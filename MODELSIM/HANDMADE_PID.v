==> flow/design.v <==
`timescale 1 ns / 1 ns
module HANDMADE_PID
          (clk,
           reset_x,
           clk_enable,
           PID_OUT,
           ce_out,
           Out1);
  input   clk;
  input   reset_x;
  input   clk_enable;
  input   signed [35:0] PID_OUT;   
  output  ce_out;
  output  signed [35:0] Out1;   
  wire enb;
  wire signed [35:0] kconst;   
  reg signed [35:0] kconst_1;   
  reg signed [35:0] PID_OUT_1;   
  wire signed [71:0] Gain_mul_temp;   
  wire signed [35:0] Gain_out1;   
  reg signed [35:0] delayMatch1_reg [0:2];   
  wire signed [35:0] delayMatch1_reg_next [0:2];   
  wire signed [35:0] Gain_out1_1;   
  wire Discrete_Time_Integrator_reg_ctrl_co_1;
  reg  [0:4] delayMatch_reg;   
  wire [0:4] delayMatch_reg_next;   
  wire Discrete_Time_Integrator_reg_ctrl_de;
  wire signed [35:0] Discrete_Time_Integrator_reg_Initial_1;   
  wire signed [35:0] kconst_2;   
  reg signed [35:0] kconst_3;   
  wire signed [35:0] kconst_4;   
  reg signed [35:0] kconst_5;   
  wire signed [71:0] Gain1_mul_temp;   
  wire signed [35:0] Gain1_out1;   
  reg signed [35:0] Gain1_out1_1;   
  wire signed [35:0] Discrete_Time_Integrator_indtc;   
  reg signed [35:0] Discrete_Time_Integrator_indtc_1;   
  wire signed [71:0] gain_mul_temp_1;   
  wire signed [35:0] Discrete_Time_Integrator_u_gain;   
  reg signed [35:0] Discrete_Time_Integrator_u_gain_1;   
  wire signed [35:0] Discrete_Time_Integrator_u_dtc;   
  wire signed [35:0] Discrete_Time_Integrator_x_reg;   
  wire signed [35:0] Discrete_Time_Integrator_u_add;   
  reg signed [35:0] Discrete_Time_Integrator_reg_out;   
  wire signed [35:0] Sum_out1;   
  wire signed [35:0] Saturation_out1;   
  assign kconst = 36'sh540858E32;
  assign enb = clk_enable;
  always @(posedge clk or posedge reset_x)
    begin : HwModeRegister2_process
      if (reset_x == 1'b1) begin
        kconst_1 <= 36'sh000000000;
      end
      else begin
        if (enb) begin
          kconst_1 <= kconst;
        end
      end
    end
  always @(posedge clk or posedge reset_x)
    begin : reduced_process
      if (reset_x == 1'b1) begin
        PID_OUT_1 <= 36'sh000000000;
      end
      else begin
        if (enb) begin
          PID_OUT_1 <= PID_OUT;
        end
      end
    end
  assign Gain_mul_temp = kconst_1 * PID_OUT_1;
  assign Gain_out1 = Gain_mul_temp[62:27];
  always @(posedge clk or posedge reset_x)
    begin : delayMatch1_process
      if (reset_x == 1'b1) begin
        delayMatch1_reg[0] <= 36'sh000000000;
        delayMatch1_reg[1] <= 36'sh000000000;
        delayMatch1_reg[2] <= 36'sh000000000;
      end
      else begin
        if (enb) begin
          delayMatch1_reg[0] <= delayMatch1_reg_next[0];
          delayMatch1_reg[1] <= delayMatch1_reg_next[1];
          delayMatch1_reg[2] <= delayMatch1_reg_next[2];
        end
      end
    end
  assign Gain_out1_1 = delayMatch1_reg[2];
  assign delayMatch1_reg_next[0] = Gain_out1;
  assign delayMatch1_reg_next[1] = delayMatch1_reg[0];
  assign delayMatch1_reg_next[2] = delayMatch1_reg[1];
  assign Discrete_Time_Integrator_reg_ctrl_co_1 = 1'b1;
  always @(posedge clk or posedge reset_x)
    begin : delayMatch_process
      if (reset_x == 1'b1) begin
        delayMatch_reg[0] <= 1'b0;
        delayMatch_reg[1] <= 1'b0;
        delayMatch_reg[2] <= 1'b0;
        delayMatch_reg[3] <= 1'b0;
        delayMatch_reg[4] <= 1'b0;
      end
      else begin
        if (enb) begin
          delayMatch_reg[0] <= delayMatch_reg_next[0];
          delayMatch_reg[1] <= delayMatch_reg_next[1];
          delayMatch_reg[2] <= delayMatch_reg_next[2];
          delayMatch_reg[3] <= delayMatch_reg_next[3];
          delayMatch_reg[4] <= delayMatch_reg_next[4];
        end
      end
    end
  assign Discrete_Time_Integrator_reg_ctrl_de = delayMatch_reg[4];
  assign delayMatch_reg_next[0] = Discrete_Time_Integrator_reg_ctrl_co_1;
  assign delayMatch_reg_next[1] = delayMatch_reg[0];
  assign delayMatch_reg_next[2] = delayMatch_reg[1];
  assign delayMatch_reg_next[3] = delayMatch_reg[2];
  assign delayMatch_reg_next[4] = delayMatch_reg[3];
  assign Discrete_Time_Integrator_reg_Initial_1 = 36'sh000004000;
  assign kconst_2 = 36'sh2DD451A23;
  always @(posedge clk or posedge reset_x)
    begin : HwModeRegister_process
      if (reset_x == 1'b1) begin
        kconst_3 <= 36'sh000000000;
      end
      else begin
        if (enb) begin
          kconst_3 <= kconst_2;
        end
      end
    end
  assign kconst_4 = 36'sh406FA68B0;
  always @(posedge clk or posedge reset_x)
    begin : HwModeRegister4_process
      if (reset_x == 1'b1) begin
        kconst_5 <= 36'sh000000000;
      end
      else begin
        if (enb) begin
          kconst_5 <= kconst_4;
        end
      end
    end
  assign Gain1_mul_temp = kconst_5 * PID_OUT_1;
  assign Gain1_out1 = Gain1_mul_temp[56:21];
  always @(posedge clk or posedge reset_x)
    begin : PipelineRegister2_process
      if (reset_x == 1'b1) begin
        Gain1_out1_1 <= 36'sh000000000;
      end
      else begin
        if (enb) begin
          Gain1_out1_1 <= Gain1_out1;
        end
      end
    end
  assign Discrete_Time_Integrator_indtc = Gain1_out1_1;
  always @(posedge clk or posedge reset_x)
    begin : HwModeRegister1_process
      if (reset_x == 1'b1) begin
        Discrete_Time_Integrator_indtc_1 <= 36'sh000000000;
      end
      else begin
        if (enb) begin
          Discrete_Time_Integrator_indtc_1 <= Discrete_Time_Integrator_indtc;
        end
      end
    end
  assign gain_mul_temp_1 = kconst_3 * Discrete_Time_Integrator_indtc_1;
  assign Discrete_Time_Integrator_u_gain = {{8{gain_mul_temp_1[71]}}, gain_mul_temp_1[71:44]};
  always @(posedge clk or posedge reset_x)
    begin : PipelineRegister_process
      if (reset_x == 1'b1) begin
        Discrete_Time_Integrator_u_gain_1 <= 36'sh000000000;
      end
      else begin
        if (enb) begin
          Discrete_Time_Integrator_u_gain_1 <= Discrete_Time_Integrator_u_gain;
        end
      end
    end
  assign Discrete_Time_Integrator_u_dtc = Discrete_Time_Integrator_u_gain_1;
  assign Discrete_Time_Integrator_u_add = Discrete_Time_Integrator_x_reg + Discrete_Time_Integrator_u_dtc;
  always @(posedge clk or posedge reset_x)
    begin : Discrete_Time_Integrator_reg_process
      if (reset_x == 1'b1) begin
        Discrete_Time_Integrator_reg_out <= 36'sh000000000;
      end
      else begin
        if (enb) begin
          Discrete_Time_Integrator_reg_out <= Discrete_Time_Integrator_u_add;
        end
      end
    end
  assign Discrete_Time_Integrator_x_reg = (Discrete_Time_Integrator_reg_ctrl_de == 1'b0 ? 
    Discrete_Time_Integrator_reg_Initial_1 :
              Discrete_Time_Integrator_reg_out);
  assign Sum_out1 = Gain_out1_1 + Discrete_Time_Integrator_x_reg;
  assign Saturation_out1 = (Sum_out1 > 36'sh009C40000 ? 36'sh009C40000 :
              (Sum_out1 < 36'sh000000000 ? 36'sh000000000 :
              Sum_out1));
  assign Out1 = Saturation_out1;
  assign ce_out = clk_enable;
endmodule   
---- Reports on HANDMADE_PID ----
The steps from the RTL of HANDMADE_PID to its reports follow in flow order.
Lines are those of the file above, counted from 1.
Operators carry their Yosys type and port widths (W data, S select, Z words).
Cell names lack the library's common part.
Not given: --
inputs
  design top .............................. HANDMADE_PID
  clock ................................... clk
  cell library ............................ sky130hd
  library corner .......................... tt_025C_1v80

---- After elaboration ----
Source: Yosys, flattened and elaborated. Widths are those after wreduce; folded enables and synchronous resets count as part of the registers. Registers that Yosys merges into a memory's read port (data or address) are not register bits. Print and check cells do not count.
operators by class
  multiply operators ...................... 3
  reductions and logical operators ........ 0
  add/subtract/negate cells ............... 2
  muxes and demuxes ....................... 3
  $lt $le $gt $ge ......................... 2
  div/mod/pow operators ................... 0
  bitwise operators ....................... 0
  shift-type cells ........................ 0
  equal/unequal tests ..................... 0
operators by type and width
  kind                    number
  $mul A35 B36 Y71        1
  $mul A35 B36 Y62        1
  $mul A32 B36 Y53        1
  $mux W36                3
  $lt A36 B1 Y1 const B   1
  $add A36 B27 Y36        1
  $gt A36 B29 Y1 const B  1
  $add A36 B36 Y36        1
storage and ports
  bits in registers ....................... 287
  elaborated cells ........................ 26
  output and inout port bits .............. 37
  memory cells ............................ 0
  bits in read-only memories .............. 0
  RAM bits ................................ 0
  clocked read ports x word width ......... 0
  bits in latches ......................... 0
  bits of input ports ..................... 39

---- Longest topological paths ----
Longest topological path by Yosys (ltp), each cell counted once; first at word level (registers and memories cut), then after technology mapping (sequential cells cut; the memories' decode and read muxes count).
depth
  depth in word-level cells ............... 5
  ABC_AREA ................................ 1
  depth in mapped cells ................... 35
  depth with buffers taken out ............ 33

---- Mapped cells and area ----
Source: synth_stat.txt of the flow (Yosys; design flattened, memories mapped). It holds for the ABC_AREA given above (unset counts as 0); a run with the other value may have another netlist.
cells by type
  cell      number  area in all (sq um)
  fa_1      1248    2.5E+04
  ha_1      1147    1.44E+04
  inv_1     2709    1.02E+04
  dfrtp_1   284     7.11E+03
  nand2_1   1573    5.9E+03
  nor2_1    494     1.85E+03
  o21ai_0   317     1.59E+03
  a21oi_1   288     1.44E+03
  nand3_1   240     1.2E+03
  a31oi_1   90      563.04
  xor2_1    55      481.712
  xnor2_1   44      385.37
  or2_2     49      306.544
  nand4_1   43      269.008
  a21o_1    34      255.245
  clkbuf_1  67      251.491
  nor3_1    46      230.221
  o21bai_1  30      225.216
Other cell types: 33; their cells: 166.
synthesis totals
  flip-flops .............................. 284
  sequential area ......................... 7106.8 sq um
  cell area after synthesis ............... 72736.0 sq um
  cells in the netlist .................... 8924
  buffers ................................. 88

---- Timing after synthesis ----
OpenSTA on the mapped netlist: ideal clock, no wires. The path of least setup slack (recovery checks aside). Input and output delay are each 20% of the period. Register names are those of the netlist, which keeps one name where synthesis merged equal registers.
path post-synthesis
  kind .................................... reg-to-reg
  from .................................... register (no name shown)
  to ...................................... register Discrete_Time_Integrator_u_gain_1[25]
  stages on the path ...................... 28
  path delay .............................. 8.057 ns
  data required time ...................... 8.148 ns
  setup slack ............................. 0.173 ns
  buffers on the path ..................... 2
  arrival time ............................ 7.975 ns
  clock period ............................ 8.23 ns
  library setup time ...................... 0.082 ns
  time at the first pin ................... 0.000 ns
  period reached after synthesis .......... 8.057 ns
"path delay" = arrival - input delay + setup time.
"stages on the path" counts driving pins, that of a launching flip-flop among them; a cell with two outputs on the path counts twice.
"period reached after synthesis" is the clock period less the worst setup slack; recovery checks do not enter. This is arithmetic on one report: input and output delays are still those of the set period (20% each).
on the way, post-synthesis
  path through ............................ dfrtp_1 clkbuf_1 clkbuf_1 nand2_1 inv_1 fa_1 inv_1 fa_1 inv_1 fa_1 fa_1 fa_1 fa_1 fa_1 inv_1 fa_1 inv_1 ha_1 nand2_1 nor2_1 inv_1 nor2_1 inv_1 nor4_1 o21ai_0 nand3_1 nand2_1 a31oi_1
ends and longest elaborated chain, post-synthesis
  what         line  source
  to (assign)  173   Discrete_Time_Integrator_u_gain_1 <= 36'sh000000000;
  to (assign)  177   Discrete_Time_Integrator_u_gain_1 <= Discrete_Time_Integrator_u_gain;
  to (decl)    40    reg signed [35:0] Discrete_Time_Integrator_u_gain_1;
No chain of elaborated cells between the ends is given.

---- Path in the finished layout ----
Path of least setup slack in the final report of entry A (OpenROAD, finished layout, wires in). Where an end is a register, its clock arrival counts in the times.
path post-layout
  kind .................................... reg-to-reg
  from .................................... register (no name shown)
  to ...................................... register Gain1_out1_1[29]
  data required time ...................... 10.64 ns
  clock period ............................ 10.1 ns
  time at the first pin ................... 0.69 ns
  setup slack ............................. 1.65 ns
  stages on the path ...................... 26
  arrival time ............................ 8.99 ns
  buffers on the path ..................... 1
  library setup time ...................... 0.15 ns
on the way, post-layout
  path through ............................ dfrtp_4 nand2_2 clkinvlp_4 buf_4 ha_1 fa_1 inv_1 fa_1 inv_1 fa_1 fa_1 fa_1 fa_1 fa_1 ha_1 inv_1 o21ai_0 a31oi_1 o21ai_0 a21oi_1 nand3_1 nand2_1 nand2_1 or2_2 nand3_2 o21ai_0
ends and longest elaborated chain, post-layout
  what         line  source
  to (assign)  148   Gain1_out1_1 <= 36'sh000000000;
  to (assign)  152   Gain1_out1_1 <= Gain1_out1;
  to (decl)    35    reg signed [35:0] Gain1_out1_1;
No chain of elaborated cells between the ends is given.

Subject: HANDMADE_PID on sky130hd, stored results

Hello all,

Module HANDMADE_PID, platform sky130hd: 2 stored runs of the flow (Yosys, OpenROAD) with differing settings, in no particular order. Input and output delays are each 20% of the period that was set; the output load is 0.01 pF.
"time used up by the worst setup path" = time allowed to the worst setup path (clock period - input delay - output delay, where it has them) - its slack; a late launch clock adds to it, a late capture clock takes from it.

======== entry A ========
==> flow/run.sh <==
#!/bin/bash
# the make line also repeats the synthesis and layout settings of config.mk as NAME=value (left out here)
make -C /OpenROAD-flow-scripts/flow DESIGN_CONFIG=/design/flow/config.mk WORK_HOME=/design/flow/orfs CLKGATE_MAP_FILE= finish
==> flow/config.mk <==
export PLATFORM = sky130hd
export DESIGN_NAME = HANDMADE_PID
export DESIGN_NICKNAME = HANDMADE_PID
export VERILOG_FILES = /design/flow/design.v
export SDC_FILE = /design/flow/constraint.sdc
export NUM_CORES = 4
export LEC_CHECK = 0
export ABC_AREA = 1
export CAP_MARGIN = 20
export CELL_PAD_IN_SITES_DETAIL_PLACEMENT = 1
export CORE_MARGIN = 2
export CORE_UTILIZATION = 21
export GPL_ROUTABILITY_DRIVEN = 1
export HOLD_SLACK_MARGIN = -0.1
export MAX_ROUTING_LAYER = met5
export PLACE_DENSITY_LB_ADDON = 0.08
export SETUP_SLACK_MARGIN = 1.5
export SLEW_MARGIN = 20
==> flow/constraint.sdc <==
create_clock -name core_clock -period 10.1 [get_ports {clk}]
set_input_delay 2.0200 -clock core_clock [delete_from_list [all_inputs] [get_ports {clk}]]
set_output_delay 2.0200 -clock core_clock [all_outputs]
set_load 0.01 [all_outputs]

-------- measured, entry A --------
  mapped cell area after synthesis ........ 72736.0 sq um
  time used up by the worst setup path .... 8.45 ns
  critical path type ...................... reg-to-reg
  worst setup slack after layout .......... 1.649 ns
  area inside the die boundary ............ 351086.0 sq um
  worst-case hold slack ................... 0.467 ns
  final design utilization ................ 23.7%

======== entry B ========
==> flow/run.sh <==
#!/bin/bash
# the make line also repeats the synthesis and layout settings of config.mk as NAME=value (left out here)
make -C /OpenROAD-flow-scripts/flow DESIGN_CONFIG=/design/flow/config.mk WORK_HOME=/design/flow/orfs CLKGATE_MAP_FILE= finish
==> flow/config.mk <==
export PLATFORM = sky130hd
export DESIGN_NAME = HANDMADE_PID
export DESIGN_NICKNAME = HANDMADE_PID
export VERILOG_FILES = /design/flow/design.v
export SDC_FILE = /design/flow/constraint.sdc
export NUM_CORES = 4
export LEC_CHECK = 0
export CAP_MARGIN = 20
export CORE_MARGIN = 2
export CORE_UTILIZATION = 40
export SLEW_MARGIN = 20
==> flow/constraint.sdc <==
create_clock -name core_clock -period 14.4 [get_ports {clk}]
set_input_delay 2.8800 -clock core_clock [delete_from_list [all_inputs] [get_ports {clk}]]
set_output_delay 2.8800 -clock core_clock [all_outputs]
set_load 0.01 [all_outputs]

-------- measured, entry B --------
  mapped cell area after synthesis ........ 67196.9 sq um
  time used up by the worst setup path .... 10.15 ns
  critical path type ...................... reg-to-reg
  worst setup slack after layout .......... 4.253 ns
  area inside the die boundary ............ 171288.0 sq um
  worst-case hold slack ................... 0.466 ns
  final design utilization ................ 42.9%

Thanks
